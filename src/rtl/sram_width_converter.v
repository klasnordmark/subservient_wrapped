==> flow/design.v <==
`default_nettype none
module sram_width_converter
  #(parameter aw = 10)
  (
   input wire 		i_clk,
   input wire [aw-1:0] 	i_sram_waddr,
   input wire [7:0] 	i_sram_wdata,
   input wire 		i_sram_wen,
   input wire [aw-1:0] 	i_sram_raddr,
   output wire [7:0] 	o_sram_rdata,
   input wire 		i_sram_ren,
   output wire 		o_csb0,
   output wire 		o_web0,
   output wire [3:0] 	o_wmask0,
   output wire [aw-3:0] o_addr0,
   output wire [32:0] 	o_din0,
   input wire [32:0] 	i_dout0);
   assign o_csb0 = !(i_sram_wen | i_sram_ren);
   assign o_web0 = !i_sram_wen;
   assign o_wmask0 = 4'd1 << i_sram_waddr[1:0];  
   assign o_addr0 = i_sram_wen ? i_sram_waddr[aw-1:2] : i_sram_raddr[aw-1:2];  
   assign o_din0  = {1'b0,{4{i_sram_wdata}}};  
   reg [1:0] 		sram_bsel;
   always @(posedge i_clk)
     sram_bsel <= i_sram_raddr[1:0];
   assign o_sram_rdata = i_dout0[sram_bsel*8+:8];  
endmodule
`default_nettype wire
Reports on sram_width_converter --
Tool output for the design above, in the order of the flow. Lines are those of the file above, counted from 1. Cell names lack the library's common part. A cell with -- has no value.
Inputs: design top sram_width_converter, clock i_clk, cell library sky130hd, corner tt_025C_1v80

After elaboration --
Source: Yosys, flattened and elaborated, memories not mapped. Widths are those after wreduce; folded enables and synchronous resets count as part of the registers. Registers that Yosys merges into a memory's read port (data or address) are not register bits. Print and check cells do not count. Equal cells are merged and count once.
Word-level totals: cells after elaboration 7, register bits after elaboration 2, input bits 64, output and inout bits 55
Cells by class: shift-type cells 2, bitwise gates (word level) 1, mux-type cells 1, reduce/logical cells 2
Operators by type and width (number):
- indexed select 33 x 6 -> 8 bit | 1
- two-way mux 8 bit | 1
- left shift 1 x 2 -> 4 bit with constant A | 1
- logical NOT 1 bit | 2
- bitwise OR 1 bit | 1

Longest topological paths --
Depth = most cells in a row (Yosys ltp): at word level without a register or memory, in the mapped netlist without a sequential cell, where the memories' decode and read muxes count.
Logic depth: depth after elaboration 2, ABC_AREA 1, mapped depth 6, gate-level depth less buffers 4

Synthesis result --
Source: synth_stat.txt of the flow (Yosys; design flattened, memories mapped). It holds for the ABC_AREA given above (unset counts as 0); a run with the other value may have another netlist.
Synthesis totals: mapped flip-flops 2, buffers 38, chip area (Yosys) 815.8 um2, cell count 164, area of sequential cells 40.0 um2
Cell types:
- buf_4 | number 34, area in all 255.245 um2
- nand2_1 | number 65, area in all 243.984 um2
- inv_1 | number 36, area in all 135.13 um2
- nand3_1 | number 16, area in all 80.077 um2
- dfxtp_1 | number 2, area in all 40.038 um2
- buf_6 | number 2, area in all 22.522 um2
- nor2_1 | number 4, area in all 15.014 um2
- buf_2 | number 2, area in all 10.01 um2
- inv_4 | number 1, area in all 6.256 um2
- conb_1 | number 1, area in all 3.754 um2
- inv_2 | number 1, area in all 3.754 um2

Timing after synthesis --
Source: OpenSTA report_checks on the synthesized netlist (no wires, ideal clock, input and output delay 20% of the period each), path of least setup slack; recovery checks are left aside. Register names are those of the netlist, which keeps one name where synthesis merged equal registers.
Timing path after synthesis: path type register to output, start register sram_bsel[0], end output o_sram_rdata[1], arrival 0.793 ns, external output delay 0.298 ns, path buffers 2, required time 1.192 ns, slack 0.399 ns, time at the first pin 0.000 ns, stages 7, delay of the path 0.793 ns, period 1.49 ns, synthesis period reached 1.091 ns
"delay of the path" = arrival - input delay + setup time. At an output port there is no setup time. "stages" counts driving pins, that of a launching flip-flop among them; a cell with two outputs on the path counts twice. "synthesis period reached" is the clock period less the worst setup slack; recovery checks do not enter. This is arithmetic on one report: input and output delays are still those of the set period (20% each). Between the ends stands the longest chain of elaborated cells between them, by number of cells; it is not shown to be the way that was timed. Of several equally long chains one is given. A line is the first line of the expression or statement that the cell stems from. Yosys adds cells for indexed reads and writes and turns some case tables into memories.
On the way, after synthesis: cells stage by stage dfxtp_1 > buf_6 > inv_4 > buf_6 > nand2_1 > nand3_1 > nand2_1, cells in the longest elaborated chain 1, elaborated cells on any way between the ends 1, RTL lines with such cells 1, classes of those cells 1 x shift
RTL lines, path after synthesis:
- start: declaration | RTL line 23 | reg [1:0] sram_bsel;
- start: assignment | RTL line 25 | sram_bsel <= i_sram_raddr[1:0];
- indexed select 33 x 6 -> 8 bit | RTL line 26 | assign o_sram_rdata = i_dout0[sram_bsel*8+:8];
- end: declaration | RTL line 10 | output wire [7:0] o_sram_rdata,

Timing after layout --
From the final timing report of run 2: the path of least setup slack in the routed layout; clock arrival at registers is part of the times.
Timing path after layout: path type register to output, start register sram_bsel[0], end output o_sram_rdata[2], time at the first pin 0.22 ns, slack -0.17 ns, period 1.09 ns, stages 6, path buffers 2, required time 0.87 ns, arrival 1.05 ns, external output delay 0.22 ns
Between the ends stands the longest chain of elaborated cells between them, by number of cells; it is not shown to be the way that was timed. Of several equally long chains one is given.
On the way, after layout: cells stage by stage dfxtp_4 > buf_6 > nand2_1 > nand3_1 > nand2_1 > buf_2, cells in the longest elaborated chain 1, elaborated cells on any way between the ends 1, RTL lines with such cells 1, classes of those cells 1 x shift
RTL lines, path after layout:
- start: declaration | RTL line 23 | reg [1:0] sram_bsel;
- start: assignment | RTL line 25 | sram_bsel <= i_sram_raddr[1:0];
- indexed select 33 x 6 -> 8 bit | RTL line 26 | assign o_sram_rdata = i_dout0[sram_bsel*8+:8];
- end: declaration | RTL line 10 | output wire [7:0] o_sram_rdata,

==> runs of sram_width_converter <==
Flow measurements of sram_width_converter on sky130hd: 2 stored runs with different settings, listed in no order. Input and output delays are each 20% of the period that was set; the output load is 0.01 pF.
"clock period achieved" = clock period - worst setup slack. The figure is calculated, with input and output delays left at 20% of the set period.
"time used up by the worst setup path" means the part of the period allowed to the worst setup path (the constraints hold back 20% at inputs and 20% at outputs) less its slack; where the path has registers, the arrival times of their clocks count too.
"total power of the final layout" rests on the timing tool's default activity at the inputs, not on a simulated workload.

* Run 1 | settings: period_ns 1.09; CORE_UTILIZATION 64; SETUP_SLACK_MARGIN -0.02; PLACE_DENSITY 0.51; CELL_PAD_IN_SITES_GLOBAL_PLACEMENT 0; TNS_END_PERCENT 85; GPL_TIMING_DRIVEN 1; CTS_CLUSTER_SIZE 21; CAP_MARGIN 25; MAX_ROUTING_LAYER met4; CORE_MARGIN 2; SLEW_MARGIN 20 | no results, placement failed with PPL-0024
* Run 2 | settings: period_ns 1.09; CORE_UTILIZATION 35; ABC_AREA 1; GPL_ROUTABILITY_DRIVEN 0; CTS_CLUSTER_DIAMETER 368; CAP_MARGIN 0; SLEW_MARGIN 20; MIN_ROUTING_LAYER met1; CORE_MARGIN 2 | results: total negative slack on setup checks -1.272 ns; standard-cell area after routing 1336.3 um2; time used up by the worst setup path 1.05 ns; worst setup path kind register to output; netlist area reported by Yosys 815.8 um2; post-route utilization 0.604; overall die area 2733.2 um2; total power of the final layout 696.5 uW; worst hold slack after layout 0.430 ns; clock period achieved 1.263 ns; worst setup slack after layout -0.173 ns
